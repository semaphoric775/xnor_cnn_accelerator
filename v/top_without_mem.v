==> flow/design.v <==
module conv_single(input[8:0] kernel, input[8:0] window, output act_sign);
reg[8:0] conv_out;
reg[3:0] num_ones;
integer i;
always@(*) begin
	conv_out = kernel ~^ window;
	num_ones = 4'b0;
	for(i = 0; i < 9; i = i + 1)
		num_ones = num_ones + conv_out[i];
end
assign act_sign = (num_ones > 4'd4) ? 1'b1: 1'b0; 
endmodule
module controller(input reset_b,
		  input clk,
		  input dut_run,
		  input[15:0] input_mdr,
		  output reg busy, output_write_en,
		  output reg[11:0] weight_mar, input_mar, output_mar,
		  output reg[15:0] dim
		 );
reg[2:0] current_state;
reg[2:0] next_state;
reg[3:0] conv_count;
reg conv_count_in;
parameter Size10x10 = 2'b00;
parameter Size12x12 = 2'b01;
parameter Size16x16 = 2'b10;
reg[15:0] dim_in;
reg[15:0] input_mar_in;
reg[15:0] output_mar_in;
reg reset_conv_count;
parameter [2:0]
	RESTING = 3'b000,
	SU1 = 3'b001,
	SU2 = 3'b010,
	SU3 = 3'b011,
	SU4 = 3'b100,
	CONV_RUNNING = 3'b101;
always@(posedge clk)
	if(current_state == SU1) dim <= input_mdr;
always@(posedge clk or negedge reset_b)
	if(!reset_b) current_state <= RESTING;
	else current_state <= next_state;
always@(posedge clk or negedge reset_b)
	if(!reset_b) input_mar <= 12'h0;
	else input_mar <= input_mar_in;
always@(posedge clk or negedge reset_b)
	if(!reset_b) conv_count <= 4'b0;
	else conv_count <= reset_conv_count ? 4'b0 : conv_count + conv_count_in;
always@(posedge clk or negedge reset_b)
	if(!reset_b) output_mar <= 12'b0;
	else output_mar <= output_mar_in;
always@(current_state or dut_run or conv_count)
begin
busy = 1'b1;
output_write_en = 1'b0;
output_mar_in = 0;
input_mar_in = 0;
conv_count_in = 0;
reset_conv_count = 0;
weight_mar = 12'h01;
case(current_state)
RESTING:
	begin
	input_mar_in = 0;
	reset_conv_count = 1;
	busy = 1'b0;
	if(dut_run) begin
		next_state = SU1;
		input_mar_in = 2;
	end
	else next_state = RESTING;
	end
SU1:
	begin
	input_mar_in = input_mar+1;
	output_mar_in = output_mar;
	if(input_mdr == 16'h00) next_state = RESTING;
	else next_state = SU2;
	end
SU2: begin
	input_mar_in = input_mar+1;
	output_mar_in = output_mar;
	next_state = SU3;
    end
SU3: begin
	input_mar_in = input_mar+1;
	output_mar_in = output_mar;
	next_state = SU4;
    end
SU4: begin
	input_mar_in = input_mar+1;
	output_mar_in = output_mar;
	next_state = CONV_RUNNING;
    end
CONV_RUNNING: begin
	input_mar_in = input_mar+1;
	output_mar_in = output_mar+1;
	output_write_en = 1;
	if(conv_count < dim - 3) begin
		conv_count_in = 1;
		next_state = CONV_RUNNING;
	end
	else begin
		reset_conv_count = 1;
		conv_count_in = 0;
		next_state = SU1;
	end
    end
default: next_state = RESTING;
endcase
end
endmodule
module pipelined_conv(
	input[15:0] input_row,
	input [8:0] weights,
	input[15:0] dim,
	input clk,
	output[13:0] conv_out);
reg[15:0] R1, R2, R3;
wire[15:0] sign_acts;
always @(posedge clk) begin
	R1 <= input_row;
	R2 <= R1;
	R3 <= R2;
end
conv_single u0(.kernel(weights), .window({R1[2:0], R2[2:0], R3[2:0]}), .act_sign(sign_acts[0]));
conv_single u1(.kernel(weights), .window({R1[3:1], R2[3:1], R3[3:1]}), .act_sign(sign_acts[1]));
conv_single u2(.kernel(weights), .window({R1[4:2], R2[4:2], R3[4:2]}), .act_sign(sign_acts[2]));
conv_single u3(.kernel(weights), .window({R1[5:3], R2[5:3], R3[5:3]}), .act_sign(sign_acts[3]));
conv_single u4(.kernel(weights), .window({R1[6:4], R2[6:4], R3[6:4]}), .act_sign(sign_acts[4]));
conv_single u5(.kernel(weights), .window({R1[7:5], R2[7:5], R3[7:5]}), .act_sign(sign_acts[5]));
conv_single u6(.kernel(weights), .window({R1[8:6], R2[8:6], R3[8:6]}), .act_sign(sign_acts[6]));
conv_single u7(.kernel(weights), .window({R1[9:7], R2[9:7], R3[9:7]}), .act_sign(sign_acts[7]));
conv_single u8(.kernel(weights), .window({R1[10:8], R2[10:8], R3[10:8]}), .act_sign(sign_acts[8]));
conv_single u9(.kernel(weights), .window({R1[11:9], R2[11:9], R3[11:9]}), .act_sign(sign_acts[9]));
conv_single u10(.kernel(weights), .window({R1[12:10], R2[12:10], R3[12:10]}), .act_sign(sign_acts[10]));
conv_single u11(.kernel(weights), .window({R1[13:11], R2[13:11], R3[13:11]}), .act_sign(sign_acts[11]));
conv_single u12(.kernel(weights), .window({R1[14:12], R2[14:12], R3[14:12]}), .act_sign(sign_acts[12]));
conv_single u13(.kernel(weights), .window({R1[15:13], R2[15:13], R3[15:13]}), .act_sign(sign_acts[13]));
assign conv_out = (dim == 16'd10) ?  {6'b0, sign_acts[7:0]} : ((dim == 16'd12) ? {4'b0, sign_acts[9:0]} : sign_acts);
endmodule
module top_without_mem(input dut_run, reset_b, clk,
		       output dut_busy,
		       input[15:0] sram_dut_read_data, wmem_dut_read_data,
		       output[15:0] dut_sram_write_data, 
		       output[11:0] dut_sram_write_address, dut_sram_read_address,
		       output[11:0] dut_wmem_read_address, output dut_sram_write_enable
			);
wire[15:0] dim;
wire[13:0] conv_out;
controller u1(.reset_b(reset_b), .clk(clk), .dut_run(dut_run),
		.input_mdr(sram_dut_read_data), .busy(dut_busy),
		.weight_mar(dut_wmem_read_address),
		.input_mar(dut_sram_read_address),
		.output_mar(dut_sram_write_address),
		.dim(dim),
		.output_write_en(dut_sram_write_enable));
pipelined_conv u2(.input_row(sram_dut_read_data), .weights(wmem_dut_read_data[8:0]),
		 .dim(dim), .clk(clk), .conv_out(conv_out));
assign dut_sram_write_data = {2'b0, conv_out};
endmodule
Step by step through the tools: top_without_mem
Tool output for the design above, in the order of the flow.
Line numbers count from 1 in the design file above.
Operators: Yosys type, input widths -> output width; for muxes data width and select width s.
Cell names lack the library's common part.
{ "inputs": {"top_module": "top_without_mem", "clock_port": "clk", "cell_library": "sky130hd", "pvt_corner": "tt_025C_1v80"} }

After elaboration
Source: Yosys, flattened and elaborated, memories not mapped. Widths are those after wreduce. Registers that Yosys merges into a memory's read port (data or address) are not register bits. Print and check cells do not count. Equal cells are merged and count once.
{ "word_totals": {"out_inout_bits": 54, "clocked_rd_ports_x_width": 0, "latchBits": 0, "ramBits": 0, "inputBits": 35, "n_memories": 0, "reg_bits": 95, "mem_bits_ro": 0, "wordCells": 194} }
{ "op_classes": {"n_addsub": 116, "n_reduce_logical": 4, "n_div": 0, "n_mux": 30, "multipliers": 0, "bitwise": 14, "cmp": 15, "n_eq": 7, "shifts": 0} }
{ "op_table": {"columns": ["cell", "n"], "rows": [
  ["$add 4x1->4", 71],
  ["$xnor 9x9->9", 14],
  ["$add 3x1->4", 14],
  ["$gt 4x3->1 const B", 14],
  ["$pmux 12 s2", 2],
  ["$add 2x1->3", 14],
  ["$eq 16x4->1 const B", 2],
  ["$lt 4x32->1", 1],
  ["$add 1x1->2", 14],
  ["$mux 14", 2],
  ["$add 12x1->12 const B", 2],
  ["$mux 1", 20],
  ["$pmux 3 s6", 1],
  ["$sub 16x2->17 const B", 1],
  ["$logic_not 16->1", 1],
  ["$eq 3x2->1 const B", 2],
  ["$eq 3x3->1 const B", 2],
  ["$reduce_or 5->1", 1],
  ["$reduce_or 4->1", 1],
  ["$mux 4", 1],
  ["$mux 2", 2],
  ["$eq 3x1->1 const B", 1],
  ["$logic_not 3->1", 1],
  ["$mux 3", 1],
  ["$pmux 1 s2", 1]
]} }

Depth
Yosys ltp: most cells in a row. Word level: on the elaborated netlist, between registers, memories and ports. Mapped: between sequential cells and ports; inverters and the memories' decode and read muxes count.
{ "depth": {"word_depth": 13, "ABC_AREA": 0, "mapped_depth": 15, "mapped_depth_nobuf": 12} }

Netlist
Source: synth_stat.txt of the flow (Yosys; design flattened, memories mapped). It holds for the ABC_AREA given above (unset counts as 0); a run with the other value may have another netlist.
{ "mapped": {"stdcells": 662, "mapped_area_um2": 7060.5, "sequential_area_um2": 2293.4, "flip_flops": 98, "buffers": 43} }
{ "types": {"columns": ["type", "n", "type_area_um2"], "rows": [
  ["fa_1", 70, 1.4E+03],
  ["dfxtp_1", 48, 960.922],
  ["dfrtp_1", 33, 825.792],
  ["xor2_1", 93, 814.531],
  ["edfxtp_1", 16, 480.461],
  ["ha_1", 38, 475.456],
  ["xnor2_1", 52, 455.437],
  ["inv_1", 74, 277.766],
  ["buf_4", 22, 165.158],
  ["a21oi_1", 26, 130.125],
  ["o21ai_0", 26, 130.125],
  ["nor2_1", 28, 105.101],
  ["nand2_1", 21, 78.826],
  ["a21o_1", 10, 75.072],
  ["clkbuf_1", 17, 63.811],
  ["nand4_1", 9, 56.304],
  ["nand3_1", 11, 55.053],
  ["nor4_1", 8, 50.048]
]} }
Not listed: further types 27, cells in them 60.
By module: a second synthesis without flattening, with its own total; a netlist apart from the flattened one above.
{ "unflattened": {"cells_unflattened": 636, "hier_area_um2": 7083.0} }
Each row is one instance without its submodules.
{ "by_module": {"columns": ["mod", "seq_area_um2", "area_um2", "n_inst", "n_cells"], "rows": [
  ["conv_single", 0.0, 254.0, 14, 25],
  ["controller", 1332.5, 2386.0, 1, 214],
  ["pipelined_conv", 960.9, 1122.3, 1, 69],
  ["top_without_mem", 0.0, 18.8, 1, 3]
]} }

Path before layout
OpenSTA on the mapped netlist: ideal clock, no wires. The path of least setup slack (recovery checks aside). Input and output delay are each 20% of the period. Register names are those of the netlist, which keeps one name where synthesis merged equal registers.
{ "synth_timing": {"path_kind": "input port to output port", "startpoint": "input wmem_dut_read_data[0]", "endpoint": "output dut_sram_write_data[0]", "period_ps": 12000, "driving_pins": 15, "in_delay_ps": 2400, "setup_slack_ps": 3304, "t_first_pin_ps": 2400, "arrival_ps": 6296, "path_delay_ps": 3896, "period_less_setup_slack_ps": 8696} }
"path_delay_ps" = arrival - input delay + setup time.
A path that ends at an output port has no setup time.
"driving_pins" counts driving pins, that of a launching flip-flop among them; a cell with two outputs on the path counts twice.
"period_less_setup_slack_ps" is the clock period less the worst setup slack; recovery checks do not enter. This is arithmetic on one report: input and output delays are still those of the set period (20% each).
Between the ends stands the longest chain of elaborated cells between them, by number of cells; it is not shown to be the way that was timed. Of several equally long chains one is given.
Each line given opens the expression or statement behind the cell; cells for indexed reads and writes are added by Yosys, which also makes memories of some case tables.
{ "synth_via": {"path_cell_list": "clkbuf_1 -> clkbuf_1 -> xnor2_1 -> fa_1 -> inv_1 -> fa_1 -> fa_1 -> inv_1 -> fa_1 -> fa_1 -> nor2_1 -> o21ai_0 -> nand2_1 -> o21ai_0 -> buf_4", "elab_chain_len": 13, "cone_cells": 13, "lines_between": 4, "cone_classes": "add/sub: 8; compare: 1; mux: 3; logic: 1"} }
{ "synth_rtl": {"columns": ["element", "line_no", "source"], "rows": [
  ["from (decl)", 145, "input[15:0] sram_dut_read_data, wmem_dut_read_data,"],
  ["$xnor 9x9->9", 6, "conv_out = kernel ~^ window;"],
  ["$add 1x1->2", 9, "num_ones = num_ones + conv_out[i];"],
  ["$add 2x1->3", 9, null],
  ["$add 3x1->4", 9, null],
  ["$add 4x1->4 x5", 9, null],
  ["$gt 4x3->1", 11, "assign act_sign = (num_ones > 4'd4) ? 1'b1: 1'b0;"],
  ["$mux 1", 11, null],
  ["$mux 14 x2", 141, "assign conv_out = (dim == 16'd10) ?  {6'b0, sign_acts[7:0]} : ((dim == 16'd12) ? {4'b0, sign_acts[9:0]} : sign ..."],
  ["to (decl)", 146, "output[15:0] dut_sram_write_data,"]
]} }
Some nets on the timed path still bear RTL names; the line given drives or declares the net.
{ "synth_named_nets": {"columns": ["signal", "line_no"], "rows": [
  ["u2.u0.act_sign", 11]
]} }

Worst path after layout
Path of least setup slack in the final report of flow run A (OpenROAD, finished layout, wires in). Where an end is a register, its clock arrival counts in the times.
The path's times are printed in steps of 10 ps; the period is the one set.
{ "layout_timing": {"path_kind": "input port to output port", "startpoint": "input wmem_dut_read_data[0]", "endpoint": "output dut_sram_write_data[2]", "t_first_pin_ps": 1590, "in_delay_ps": 1590, "setup_slack_ps": 310, "arrival_ps": 6030, "driving_pins": 15, "period_ps": 7930} }
Between the ends stands the longest chain of elaborated cells between them, by number of cells; it is not shown to be the way that was timed. Of several equally long chains one is given.
{ "layout_via": {"path_cell_list": "clkdlybuf4s50_1 -> buf_12 -> xnor2_1 -> fa_1 -> inv_1 -> fa_1 -> fa_1 -> inv_1 -> fa_1 -> fa_1 -> nor2_1 -> o21ai_0 -> nand2_1 -> o21ai_0 -> clkdlybuf4s50_1", "elab_chain_len": 13, "cone_cells": 13, "lines_between": 4, "cone_classes": "add/sub: 8; compare: 1; mux: 3; logic: 1"} }
{ "layout_rtl": {"columns": ["element", "line_no", "source"], "rows": [
  ["from (decl)", 145, "input[15:0] sram_dut_read_data, wmem_dut_read_data,"],
  ["$xnor 9x9->9", 6, "conv_out = kernel ~^ window;"],
  ["$add 1x1->2", 9, "num_ones = num_ones + conv_out[i];"],
  ["$add 2x1->3", 9, null],
  ["$add 3x1->4", 9, null],
  ["$add 4x1->4 x5", 9, null],
  ["$gt 4x3->1", 11, "assign act_sign = (num_ones > 4'd4) ? 1'b1: 1'b0;"],
  ["$mux 1", 11, null],
  ["$mux 14 x2", 141, "assign conv_out = (dim == 16'd10) ?  {6'b0, sign_acts[7:0]} : ((dim == 16'd12) ? {4'b0, sign_acts[9:0]} : sign ..."],
  ["to (decl)", 146, "output[15:0] dut_sram_write_data,"]
]} }

Appendix: measured runs

top_without_mem through Yosys and OpenROAD on sky130hd: 2 stored runs, unordered, with their settings and measured results. The constraints put input and output delay at 20% of the set period each and load the outputs with 0.01 pF.
"period_reached_ps" is the run's clock period less its worst setup slack. It is reckoned from that one timing run; input and output delays stay at 20% of the period that was set.
"critical_path_time_ps": the worst setup path's part of the clock period (all of it between registers, 20% less for each end at a port) less its slack. A launch clock that arrives late makes it longer, a capture clock that arrives late makes it shorter.
By "power_mw" is meant OpenSTA's value without simulated activity: inputs other than the clock are taken to toggle once in ten clock periods, and the tool carries that through the logic.
"critical_path_time_ps" is known to 10 ps.
[
  {
    "run": "flow run A",
    "settings": { "period_ns": 7.93, "SETUP_SLACK_MARGIN": -0.74, "CAP_MARGIN": 20, "CORE_MARGIN": 2, "CORE_UTILIZATION": 40, "SLEW_MARGIN": 20 },
    "results": { "power_mw": 2.338, "critical_path_time_ps": 4450, "timing.worst_path_kind": "input port to output port", "yosys_chip_area_um2": 7060.5, "tns_setup_ps": 0, "cell_area_final_um2": 8225.4, "final_hold_ws_ps": 365, "setup_worst_slack_ps": 312, "period_reached_ps": 7618, "finish.utilization_frac": 0.476, "die_area_um2": 18730.7 }
  },
  {
    "run": "flow run B",
    "settings": { "period_ns": 5.25, "CORE_UTILIZATION": 56, "SETUP_SLACK_MARGIN": 1.29, "PLACE_DENSITY": 0.84, "CORE_ASPECT_RATIO": 0.69, "CORE_MARGIN": 4, "MAX_ROUTING_LAYER": "met4", "CAP_MARGIN": 20, "SLEW_MARGIN": 20 },
    "results": { "finish.utilization_frac": 0.756, "critical_path_time_ps": 3480, "timing.worst_path_kind": "input port to output port", "power_mw": 3.904, "final_hold_ws_ps": 370, "period_reached_ps": 5577, "yosys_chip_area_um2": 7060.5, "setup_worst_slack_ps": -327, "die_area_um2": 14499.3, "tns_setup_ps": -2908, "cell_area_final_um2": 9140.0 }
  }
]
